==> flow/design.v <==
module add2 #(
    parameter input_len     = 16
    ) (
    input   wire                        clk,
    input   wire                        rst_n,
    input   wire    [input_len  -1:0]   data_in1,    
    input   wire    [input_len  -1:0]   data_in2,    
    output  wire    [input_len    :0]   data_out
    );
    wire signed     [input_len  -1:0]   data_in1_internal;
    wire signed     [input_len  -1:0]   data_in2_internal;
    reg  signed     [input_len    :0]   data_out_internal;
    assign data_in1_internal = data_in1;
    assign data_in2_internal = data_in2;
    always @(posedge clk or negedge rst_n)
    begin
        if(!rst_n)
            data_out_internal <= {1'b0, {input_len{1'b0}}};
        else
            data_out_internal <= data_in1_internal + data_in2_internal;
    end
    assign data_out = data_out_internal;
endmodule
module add4 #(
    parameter input_len     = 16
    ) (
    input   wire                        clk,
    input   wire                        rst_n,
    input   wire    [input_len  -1:0]   data_in1,    
    input   wire    [input_len  -1:0]   data_in2,    
    input   wire    [input_len  -1:0]   data_in3,    
    input   wire    [input_len  -1:0]   data_in4,    
    output  wire    [input_len  +1:0]   data_out
    );
    wire signed     [input_len  -1:0]   data_in1_internal;
    wire signed     [input_len  -1:0]   data_in2_internal;
    wire signed     [input_len  -1:0]   data_in3_internal;
    wire signed     [input_len  -1:0]   data_in4_internal;
    wire signed     [input_len    :0]   data_io1_internal;
    wire signed     [input_len    :0]   data_io2_internal;
    reg  signed     [input_len  +1:0]   data_out_internal;
    assign data_in1_internal = data_in1;
    assign data_in2_internal = data_in2;
    assign data_in3_internal = data_in3;
    assign data_in4_internal = data_in4;
    assign data_io1_internal = data_in1_internal + data_in2_internal;
    assign data_io2_internal = data_in3_internal + data_in4_internal;
    always @(posedge clk or negedge rst_n)
    begin
        if(!rst_n)
            data_out_internal <= {2'b0, {input_len{1'b0}}};
        else
            data_out_internal <= data_io1_internal + data_io2_internal;
    end
    assign data_out = data_out_internal;
endmodule
module add9 #(
    parameter input_len     = 16
    ) (
    input  wire                             clk,
    input  wire                             rst_n,
    input  wire [input_len * 9 - 1 : 0]     data_in,    
    output wire [input_len + 4 - 1 : 0]     data_out
    );
    wire signed     [input_len - 1 : 0]   data_in_internal[9 - 1 : 0];
    wire signed     [input_len + 1 : 0]   data_io0_internal;
    wire signed     [input_len + 1 : 0]   data_io1_internal;
    reg  signed     [input_len - 1 : 0]   data_in_internal8;
    reg  signed     [input_len + 3 : 0]   data_out_internal;
    genvar i;
    generate
    for(i=0; i<9; i=i+1)
    begin
        assign data_in_internal[i] = data_in[input_len * i + input_len - 1: input_len * i];
    end
    endgenerate
    always @(posedge clk or negedge rst_n)
    begin
        if(!rst_n)
            data_in_internal8 <= 0;
        else
            data_in_internal8 <= data_in_internal[8];
    end
    add4 #(
        .input_len     (input_len)
        ) addtree0 (
        .clk           (clk),
        .rst_n         (rst_n),
        .data_in1      (data_in_internal[0]),
        .data_in2      (data_in_internal[1]),
        .data_in3      (data_in_internal[2]),
        .data_in4      (data_in_internal[3]),
        .data_out      (data_io0_internal)
    );
    add4 #(
        .input_len     (input_len)
        ) addtree1 (
        .clk           (clk),
        .rst_n         (rst_n),
        .data_in1      (data_in_internal[4]),
        .data_in2      (data_in_internal[5]),
        .data_in3      (data_in_internal[6]),
        .data_in4      (data_in_internal[7]),
        .data_out      (data_io1_internal)
    );
    always @(posedge clk or negedge rst_n)
    begin
        if(!rst_n)
            data_out_internal <= {(input_len+4){1'b0}};
        else
            data_out_internal <= (data_io0_internal + data_io1_internal) + data_in_internal8;
    end
    assign data_out = data_out_internal;
endmodule
module add10 #(
    parameter input_len     = 16
    ) (
    input  wire                             clk,
    input  wire                             rst_n,
    input  wire [input_len * 10 - 1 : 0]    data_in,    
    output wire [input_len + 4 - 1 : 0]     data_out
    );
    wire signed     [input_len - 1 : 0]   data_in_internal[10 - 1 : 0];
    wire signed     [input_len + 1 : 0]   data_io0_internal;
    wire signed     [input_len + 1 : 0]   data_io1_internal;
    reg  signed     [input_len - 1 : 0]   data_in_internal8;
    reg  signed     [input_len - 1 : 0]   data_in_internal9;
    reg  signed     [input_len + 3 : 0]   data_out_internal;
    genvar i;
    generate
    for(i=0; i<10; i=i+1)
    begin
        assign data_in_internal[i] = data_in[input_len * i + input_len - 1: input_len * i];
    end
    endgenerate
    always @(posedge clk or negedge rst_n)
    begin
        if(!rst_n)
            data_in_internal8 <= 0;
        else
            data_in_internal8 <= data_in_internal[8];
    end
    always @(posedge clk or negedge rst_n)
    begin
        if(!rst_n)
            data_in_internal9 <= 0;
        else
            data_in_internal9 <= data_in_internal[9];
    end
    add4 #(
        .input_len     (input_len)
        ) addtree0 (
        .clk           (clk),
        .rst_n         (rst_n),
        .data_in1      (data_in_internal[0]),
        .data_in2      (data_in_internal[1]),
        .data_in3      (data_in_internal[2]),
        .data_in4      (data_in_internal[3]),
        .data_out      (data_io0_internal)
    );
    add4 #(
        .input_len     (input_len)
        ) addtree1 (
        .clk           (clk),
        .rst_n         (rst_n),
        .data_in1      (data_in_internal[4]),
        .data_in2      (data_in_internal[5]),
        .data_in3      (data_in_internal[6]),
        .data_in4      (data_in_internal[7]),
        .data_out      (data_io1_internal)
    );
    always @(posedge clk or negedge rst_n)
    begin
        if(!rst_n)
            data_out_internal <= 0;
        else
            data_out_internal <= (data_io0_internal + data_io1_internal) + (data_in_internal8 + data_in_internal9);
    end
    assign data_out = data_out_internal;
endmodule
# From RTL to reports: add10

The steps from the RTL of add10 to its reports follow in flow order.
Line numbers count from 1 in the design file above.
Operators carry their Yosys type and port widths (W data, S select, Z words).
Cell names lack the library's common part.
Not given: -

Top module: add10
Clock: clk
Standard-cell library: sky130hd
Library corner: tt_025C_1v80

# Word-level counts

Source: Yosys, flattened and elaborated, memories not mapped. Widths are those after wreduce; folded enables and synchronous resets count as part of the registers. Registers that Yosys merges into a memory's read port (data or address) are not register bits. Print and check cells do not count. Equal cells are merged and count once.

Output and inout port bits: 20
Bits in latches: 0
Bits in writable memories: 0
Word width x clocked read ports: 0
Bits of input ports: 162
Bits in read-only memories: 0
Memories kept: 0
Elaborated cells: 14
Register bits: 88

Bitwise gates (word level): 0
Multiply operators: 0
Reductions and logical operators: 0
Shift-type cells: 0
Muxes and demuxes: 0
Divide/modulo/power cells: 0
Add/subtract/negate cells: 9
Equal/unequal tests: 0
Order comparisons: 0

Operators with widths:

| operator         | number |
| $add A16 B16 Y17 | 5 |
| $add A17 B17 Y18 | 2 |
| $add A19 B17 Y20 | 1 |
| $add A18 B18 Y19 | 1 |

# Longest topological paths

Depth = most cells in a row (Yosys ltp): at word level without a register or memory, in the mapped netlist without a sequential cell, where the memories' decode and read muxes count.

Depth after elaboration: 2
ABC_AREA: 0
Depth in mapped cells: 12
Depth with buffers taken out: 12

# After synthesis

The flow's flattened synthesis, as Yosys stat reports it; memories are mapped. The netlist is that of the ABC_AREA named above (0 if unset); the other value can give another one.

Cells by type:

| cell type | number | total area (µm²) |
| dfrtp_1   | 88     | 2.2E+03 |
| fa_1      | 103    | 2.06E+03 |
| inv_1     | 259    | 972.182 |
| ha_1      | 53     | 663.136 |
| xnor2_1   | 30     | 262.752 |
| a21oi_1   | 44     | 220.211 |
| xor2_1    | 15     | 131.376 |
| o21ai_0   | 23     | 115.11 |
| nand2_1   | 27     | 101.347 |
| a211oi_1  | 11     | 82.579 |
| nor2_1    | 20     | 75.072 |
| a21o_1    | 8      | 60.058 |
| o21bai_1  | 7      | 52.55 |
| nand3_1   | 9      | 45.043 |
| o211ai_1  | 6      | 45.043 |
| nand2b_1  | 6      | 37.536 |
| o21ai_1   | 7      | 35.034 |
| nor3_1    | 6      | 30.029 |

Other cell types: 33; their cells: 58.

Mapped area: 7,622.3 µm²
Sequential area: 2,202.1 µm²
Cell count: 780
Flip-flops: 88
Buffers: 7

The figures by module come from a second, unflattened synthesis with its own total; it is not the netlist above.

Cells (unflattened synthesis): 764
Area total of the unflattened synthesis: 7,777.5 µm²

Rows give one instance, submodules left out.

By module:

| module               | cells | instances | seq. area (µm²) | area (µm²) |
| add4 #(input_len=16) | 231   | 2         | 450.4           | 2,232.1 |
| add10                | 302   | 1         | 1,301.2         | 3,313.2 |

# Timing after synthesis

OpenSTA on the mapped netlist: ideal clock, no wires. The path of least setup slack (recovery checks aside). Input and output delay are each 20% of the period. Register names are those of the netlist, which keeps one name where synthesis merged equal registers.

Kind: input port to flip-flop
Start: in data_in[1]
End: reg addtree0.data_out_internal[13]
Launch time at the first pin: 0.768 ns
Buffers on the path: 0
Path delay: 2.883 ns
Path slack: 0.189 ns
Arrival time: 3.521 ns
Driving pins on the path: 12
Library setup time: 0.130 ns
Input delay: 0.768 ns
Data required time: 3.710 ns
Clock period: 3.84 ns
Synthesis period reached: 3.651 ns

"path delay" is the arrival time less input delay plus setup time.
"driving pins on the path" counts driving pins, that of a launching flip-flop among them; a cell with two outputs on the path counts twice.
"synthesis period reached" = period - worst setup slack (recovery checks aside). The figure is calculated, with input and output delays left at 20% of the set period.
Between the ends stands the longest chain of elaborated cells between them, by number of cells; it is not shown to be the way that was timed. Of several equally long chains one is given.
A line is the first line of the expression or statement that the cell stems from. Yosys adds cells for indexed reads and writes and turns some case tables into memories.

Path through: inv_1 > fa_1 > inv_1 > fa_1 > ha_1 > fa_1 > a211oi_1 > o21ai_1 > a211oi_1 > or2_1 > o211ai_1 > xor2_1
Cells in the longest elaborated chain: 2
Elaborated cells on any way between the ends: 2
RTL lines with such cells: 2
Those cells by class: add/sub (2)

Ends and longest elaborated chain, after synthesis:

| element          | RTL line | source |
| from (decl)      | 120      | `input  wire [input_len * 10 - 1 : 0]    data_in,` |
| $add A16 B16 Y17 | 46       | `assign data_io1_internal = data_in1_internal + data_in2_internal;` |
| $add A17 B17 Y18 | 53       | `data_out_internal <= data_io1_internal + data_io2_internal;` |
| to (assign)      | 51       | `data_out_internal <= {2'b0, {input_len{1'b0}}};` |
| to (assign)      | 53       |  |
| to (decl)        | 41       | `reg  signed     [input_len  +1:0]   data_out_internal;` |

# Path in the finished layout

Path of least setup slack in the final report of run 1 (OpenROAD, finished layout, wires in). Where an end is a register, its clock arrival counts in the times.

Kind: input port to flip-flop
Start: in data_in[0]
End: reg addtree0.data_out_internal[13]
Launch time at the first pin: 0.78 ns
Driving pins on the path: 11
Clock period: 3.9 ns
Library setup time: 0.12 ns
Arrival time: 3.93 ns
Buffers on the path: 1
Data required time: 4.12 ns
Path slack: 0.19 ns
Input delay: 0.78 ns

Between the ends stands the longest chain of elaborated cells between them, by number of cells; it is not shown to be the way that was timed. Of several equally long chains one is given.

Path through: clkdlybuf4s50_1 > fa_1 > fa_1 > ha_4 > fa_2 > a211oi_4 > o21ai_2 > a211oi_2 > or2_1 > o211ai_1 > xor2_1
Cells in the longest elaborated chain: 2
Elaborated cells on any way between the ends: 2
RTL lines with such cells: 2
Those cells by class: add/sub (2)

Ends and longest elaborated chain, after layout:

| element          | RTL line | source |
| from (decl)      | 120      | `input  wire [input_len * 10 - 1 : 0]    data_in,` |
| $add A16 B16 Y17 | 46       | `assign data_io1_internal = data_in1_internal + data_in2_internal;` |
| $add A17 B17 Y18 | 53       | `data_out_internal <= data_io1_internal + data_io2_internal;` |
| to (assign)      | 51       | `data_out_internal <= {2'b0, {input_len{1'b0}}};` |
| to (assign)      | 53       |  |
| to (decl)        | 41       | `reg  signed     [input_len  +1:0]   data_out_internal;` |

--- measured runs ---
Design add10 on sky130hd. What follows are 2 stored runs of the flow, each under its own settings; their order means nothing. The constraints put input and output delay at 20% of the set period each and load the outputs with 0.01 pF.
"reached clock period": clock period set for the run, less the worst setup slack. It is reckoned from that one timing run; input and output delays stay at 20% of the period that was set.
By "critical path time" is meant the share of the clock period that the worst setup path is allowed (20% is reserved at inputs, 20% at outputs), minus its slack. Clock arrival times at its registers enter into it.
By "power" is meant OpenSTA's value without simulated activity: inputs other than the clock are taken to toggle once in ten clock periods, and the tool carries that through the logic.

## Run 1

==> flow/run.sh <==
#!/bin/bash
# the make line also repeats the synthesis and layout settings of config.mk as NAME=value (left out here)
make -C /OpenROAD-flow-scripts/flow DESIGN_CONFIG=/design/flow/config.mk WORK_HOME=/design/flow/orfs CLKGATE_MAP_FILE= finish
==> flow/config.mk <==
export PLATFORM = sky130hd
export DESIGN_NAME = add10
export DESIGN_NICKNAME = add10
export VERILOG_FILES = /design/flow/design.v
export SDC_FILE = /design/flow/constraint.sdc
export NUM_CORES = 4
export LEC_CHECK = 0
export CAP_MARGIN = 20
export CORE_MARGIN = 2
export CORE_UTILIZATION = 28
export SLEW_MARGIN = 20
==> flow/constraint.sdc <==
create_clock -name core_clock -period 3.9 [get_ports {clk}]
set_input_delay 0.7800 -clock core_clock [delete_from_list [all_inputs] [get_ports {clk}]]
set_output_delay 0.7800 -clock core_clock [all_outputs]
set_load 0.01 [all_outputs]

| result of run 1 | value |
|---|---|
| chip area in the Yosys report | 7,622.3 µm² |
| full die area | 28,557.6 µm² |
| area of the standard cells in the finished layout | 10,396.2 µm² |
| utilization after routing | 38.7 % |
| setup slack of the worst path | 0.188 ns |
| total negative slack on setup checks | 0.000 ns |
| power | 8,099 uW |
| reached clock period | 3.712 ns |
| critical path time | 2.93 ns |
| critical path type | input port to flip-flop |

## Run 2

==> flow/run.sh <==
#!/bin/bash
# the make line also repeats the synthesis and layout settings of config.mk as NAME=value (left out here)
make -C /OpenROAD-flow-scripts/flow DESIGN_CONFIG=/design/flow/config.mk WORK_HOME=/design/flow/orfs CLKGATE_MAP_FILE= finish
==> flow/config.mk <==
export PLATFORM = sky130hd
export DESIGN_NAME = add10
export DESIGN_NICKNAME = add10
export VERILOG_FILES = /design/flow/design.v
export SDC_FILE = /design/flow/constraint.sdc
export NUM_CORES = 4
export LEC_CHECK = 0
export ABC_AREA = 0
export CAP_MARGIN = 20
export CELL_PAD_IN_SITES_DETAIL_PLACEMENT = 1
export CELL_PAD_IN_SITES_GLOBAL_PLACEMENT = 2
export CORE_ASPECT_RATIO = 0.58
export CORE_MARGIN = 4
export CORE_UTILIZATION = 52
export CTS_CLUSTER_SIZE = 70
export HOLD_SLACK_MARGIN = 0.11
export MIN_ROUTING_LAYER = met1
export PLACE_DENSITY_LB_ADDON = 0.28
export SETUP_SLACK_MARGIN = 0.8
export SLEW_MARGIN = 20
==> flow/constraint.sdc <==
create_clock -name core_clock -period 3.84 [get_ports {clk}]
set_input_delay 0.7680 -clock core_clock [delete_from_list [all_inputs] [get_ports {clk}]]
set_output_delay 0.7680 -clock core_clock [all_outputs]
set_load 0.01 [all_outputs]

Run 2: unfinished; error FLW-0024 in placement
--- end ---
