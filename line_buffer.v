==> flow/design.v <==
module line_buffer#(
        parameter addr_width    = 7,
        parameter data_width    = 8,
        parameter data_depth    = 128
    ) (
        input  wire                       clka,   
        input  wire                       ena,    
        input  wire                       wena,    
        input  wire  [addr_width   -1:0]  addra,  
        input  wire  [data_width   -1:0]  dina,    
        output reg   [data_width   -1:0]  douta   
    );
    reg  [data_width  - 1 : 0]  ram[0 : data_depth - 1];  
    reg  [addr_width  - 1 : 0]  addra_reg;
    always @(posedge clka)
    begin
        if(ena & wena)
        begin
            ram[addra] <= dina;
            douta <= ram[addra];
        end
        else 
        begin
            douta <= ram[addra];
        end
    end
endmodule
# Step by step through the tools: line_buffer
# The steps from the RTL of line_buffer to its reports follow in flow order.
# Lines are those of the file above, counted from 1.
# Operators: Yosys type, input widths -> output width; for muxes data width and select width s.
# The mark -- stands for no value.
dict set report setup {
  top {line_buffer}
  clk_port {clka}
  lib {sky130hd}
  lib_corner {tt_025C_1v80}
}

# After elaboration
# Counts by Yosys on the flattened word-level netlist (proc, flatten, opt, wreduce; memories kept). Register bits leave out memories and registers merged into their read ports (data or address); mux counts leave out enables and synchronous resets folded into registers. Print and check cells are left out. Cells with the same type and inputs are merged into one.
# Memory sizes are those after Yosys's memory passes, which may raise the word count (mostly to a power of two), join words into wider ones and drop unused or constant bits.
dict set report word_totals {
  register_bits 0
  mem_bits_rw 1024
  clocked_rd_ports_x_width 8
  memories 1
  in_bits 18
  out_inout_bits 8
}
# name words word_bits rd write_ports line_no
set mem_list {}
lappend mem_list {ram 128 8 1 1 13} ;# reg  [data_width  - 1 : 0]  ram[0 : data_depth - 1];
dict set report classes {
  mux 3
  n_logic 1
}
# cell n
set op_table {}
lappend op_table {{$mux 8} 1}
lappend op_table {{$mux 7} 1}
lappend op_table {{$and 1x1->1} 1}
lappend op_table {{$mux 1} 1}

# Depth
# Longest topological path by Yosys (ltp), each cell counted once; first at word level (registers and memories cut), then after technology mapping (sequential cells cut; the memories' decode and read muxes count).
dict set report depth {
  depth_word 2
  abc_area 0
  ltp_mapped 11
  ltp_nobuf 7
}

# Mapped cells and area
# Source: synth_stat.txt of the flow (Yosys; design flattened, memories mapped). It holds for the ABC_AREA given above (unset counts as 0); a run with the other value may have another netlist.
# The area totals of this step are shown rounded.
dict set report synth_totals {
  cell_count 2464
  yosys_area_um2 40200
  seq_area_um2 30900
  ffs 1032
  buf_cells 187
}
# type n type_area_um2
set by_type {}
lappend by_type {sky130_fd_sc_hd__edfxtp_1 1024 3.07E+04}
lappend by_type {sky130_fd_sc_hd__a221oi_1 172 1.51E+03}
lappend by_type {sky130_fd_sc_hd__mux2i_1 139 1.39E+03}
lappend by_type {sky130_fd_sc_hd__nor2_1 209 784.502}
lappend by_type {sky130_fd_sc_hd__a22o_1 75 656.88}
lappend by_type {sky130_fd_sc_hd__a21oi_1 128 640.614}
lappend by_type {sky130_fd_sc_hd__a22oi_1 72 540.518}
lappend by_type {sky130_fd_sc_hd__o22ai_1 86 538.016}
lappend by_type {sky130_fd_sc_hd__o21ai_0 78 390.374}
lappend by_type {sky130_fd_sc_hd__buf_2 74 370.355}
lappend by_type {sky130_fd_sc_hd__nand2_1 90 337.824}
lappend by_type {sky130_fd_sc_hd__clkbuf_1 70 262.752}
lappend by_type {sky130_fd_sc_hd__mux2_2 23 258.998}
lappend by_type {sky130_fd_sc_hd__dfxtp_1 8 160.154}
lappend by_type {sky130_fd_sc_hd__buf_6 14 157.651}
lappend by_type {sky130_fd_sc_hd__buf_4 16 120.115}
lappend by_type {sky130_fd_sc_hd__mux4_2 5 112.608}
lappend by_type {sky130_fd_sc_hd__nand3_1 21 105.101}
# Other cell types: 39; their cells: 160.

# Timing after synthesis
# Path of least setup slack by OpenSTA after synthesis, without wires, with an ideal clock, recovery checks aside; 20% of the period is set as input and as output delay. Where synthesis merged equal registers, the netlist keeps one of their names.
dict set report synth_timing {
  path_kind {input-to-reg}
  from {in addra[2]}
  to {mem ram[30][0]}
  tclk_ps 3230
  in_delay_ps 646
  arrival_time_ps 2152
  required_ps 2860
  setup_slack_ps 708
  path_delay_ps 1876
  path_stages 8
  synth_period_reached_ps 2522
}
# "path_delay_ps" is the arrival time less input delay plus setup time.
# "path_stages": output pins that drive a net of the path, with the launching flip-flop's if there is one; two outputs of one cell count as two.
# "synth_period_reached_ps" is the clock period less the worst setup slack; recovery checks do not enter. This is arithmetic on one report: input and output delays are still those of the set period (20% each).
# Between the ends stands the longest chain of elaborated cells between them, by number of cells; it is not shown to be the way that was timed. Of several equally long chains one is given.
# Each line given opens the expression or statement behind the cell; cells for indexed reads and writes are added by Yosys, which also makes memories of some case tables.
dict set report synth_via {
  path_cell_list {sky130_fd_sc_hd__buf_6 > sky130_fd_sc_hd__buf_6 > sky130_fd_sc_hd__buf_6 > sky130_fd_sc_hd__buf_2 > sky130_fd_sc_hd__and3_1 > sky130_fd_sc_hd__nand2_1 > sky130_fd_sc_hd__clkbuf_1 > sky130_fd_sc_hd__nor2_1}
  elab_chain_cells 1
  cells_between 1
  cone_lines 1
  classes_between {1 x mux}
}
# element line_no
set synth_lines {}
lappend synth_lines {{from (decl)} 9} ;# input  wire  [addr_width   -1:0]  addra,
lappend synth_lines {{$mux 7} 17} ;# if(ena & wena)
lappend synth_lines {{to (decl)} 13} ;# reg  [data_width  - 1 : 0]  ram[0 : data_depth - 1];

# Worst path after layout
# From the final timing report of record 1: the path of least setup slack in the routed layout; clock arrival at registers is part of the times.
# The report prints the path's times to 10 ps; the period is as set.
dict set report layout_timing {
  path_kind {reg-to-output}
  from {reg douta[6]}
  to {out douta[6]}
  tclk_ps 2670
  arrival_time_ps 1870
  required_ps 2140
  setup_slack_ps 260
  path_stages 2
}
dict set report layout_via {
  path_cell_list {sky130_fd_sc_hd__dfxtp_1 > sky130_fd_sc_hd__clkdlybuf4s50_1}
  elab_chain_cells 0
  cells_between 0
  cone_lines 0
}
# element line_no
set layout_lines {}
lappend layout_lines {{from (decl)} 11} ;# output reg   [data_width   -1:0]  douta
lappend layout_lines {{to (decl)} 11}

Hand-over note for line_buffer

Design line_buffer on sky130hd. What follows are 2 stored runs of the flow, each under its own settings; their order means nothing. The constraints put input and output delay at 20% of the set period each and load the outputs with 0.01 pF.
By "timing.achieved_period_ps" is meant the clock period of the run minus its worst setup slack. This is arithmetic on one report: input and output delays are still those of the set period (20% each).
By "worst_path_allowed_less_slack_ps" is meant the share of the clock period that the worst setup path is allowed (20% is reserved at inputs, 20% at outputs), minus its slack. Clock arrival times at its registers enter into it.
"design_power_mw" rests on the timing tool's default activity at the inputs, not on a simulated workload.
"worst_path_allowed_less_slack_ps" is given in steps of 10 ps.
Values from the reports are rounded here.

[flow] record 1: files
==> flow/run.sh <==
#!/bin/bash
# the make line also repeats the synthesis and layout settings of config.mk as NAME=value (left out here)
make -C /OpenROAD-flow-scripts/flow DESIGN_CONFIG=/design/flow/config.mk WORK_HOME=/design/flow/orfs CLKGATE_MAP_FILE= finish
==> flow/config.mk <==
export PLATFORM = sky130hd
export DESIGN_NAME = line_buffer
export DESIGN_NICKNAME = line_buffer
export VERILOG_FILES = /design/flow/design.v
export SDC_FILE = /design/flow/constraint.sdc
export NUM_CORES = 4
export LEC_CHECK = 0
export CAP_MARGIN = 20
export CORE_MARGIN = 2
export CORE_UTILIZATION = 44
export SLEW_MARGIN = 20
==> flow/constraint.sdc <==
create_clock -name core_clock -period 2.67 [get_ports {clka}]
set_input_delay 0.5340 -clock core_clock [delete_from_list [all_inputs] [get_ports {clka}]]
set_output_delay 0.5340 -clock core_clock [all_outputs]
set_load 0.01 [all_outputs]

[flow] record 1: metrics
[metrics] yosys_chip_area_um2 = 40200
[metrics] design.die.area_um2 = 93800
[metrics] layout_stdcell_area_um2 = 49200
[metrics] util_frac = 0.545
[metrics] setup_worst_slack_ps = 263
[metrics] tns_setup_ps = 0
[metrics] fin_hold_ws_ps = 331
[metrics] design_power_mw = 35.2
[metrics] timing.achieved_period_ps = 2407
[metrics] worst_path_allowed_less_slack_ps = 1870
[metrics] worstPathKind = reg-to-output

[flow] record 2: files
==> flow/run.sh <==
#!/bin/bash
# the make line also repeats the synthesis and layout settings of config.mk as NAME=value (left out here)
make -C /OpenROAD-flow-scripts/flow DESIGN_CONFIG=/design/flow/config.mk WORK_HOME=/design/flow/orfs CLKGATE_MAP_FILE= finish
==> flow/config.mk <==
export PLATFORM = sky130hd
export DESIGN_NAME = line_buffer
export DESIGN_NICKNAME = line_buffer
export VERILOG_FILES = /design/flow/design.v
export SDC_FILE = /design/flow/constraint.sdc
export NUM_CORES = 4
export LEC_CHECK = 0
export CAP_MARGIN = 20
export CORE_MARGIN = 2
export CORE_UTILIZATION = 62
export CTS_CLUSTER_DIAMETER = 225
export CTS_CLUSTER_SIZE = 47
export PLACE_DENSITY_LB_ADDON = 0.2
export SETUP_SLACK_MARGIN = 0.24
export SLEW_MARGIN = 5
==> flow/constraint.sdc <==
create_clock -name core_clock -period 3.74 [get_ports {clka}]
set_input_delay 0.7480 -clock core_clock [delete_from_list [all_inputs] [get_ports {clka}]]
set_output_delay 0.7480 -clock core_clock [all_outputs]
set_load 0.01 [all_outputs]

[flow] record 2: metrics
[metrics] yosys_chip_area_um2 = 40200
[metrics] design.die.area_um2 = 66900
[metrics] layout_stdcell_area_um2 = 43800
[metrics] util_frac = 0.682
[metrics] setup_worst_slack_ps = 584
[metrics] tns_setup_ps = 0
[metrics] fin_hold_ws_ps = 305
[metrics] design_power_mw = 18.7
[metrics] timing.achieved_period_ps = 3156
[metrics] worst_path_allowed_less_slack_ps = 2410
[metrics] worstPathKind = input-to-reg

End of note.
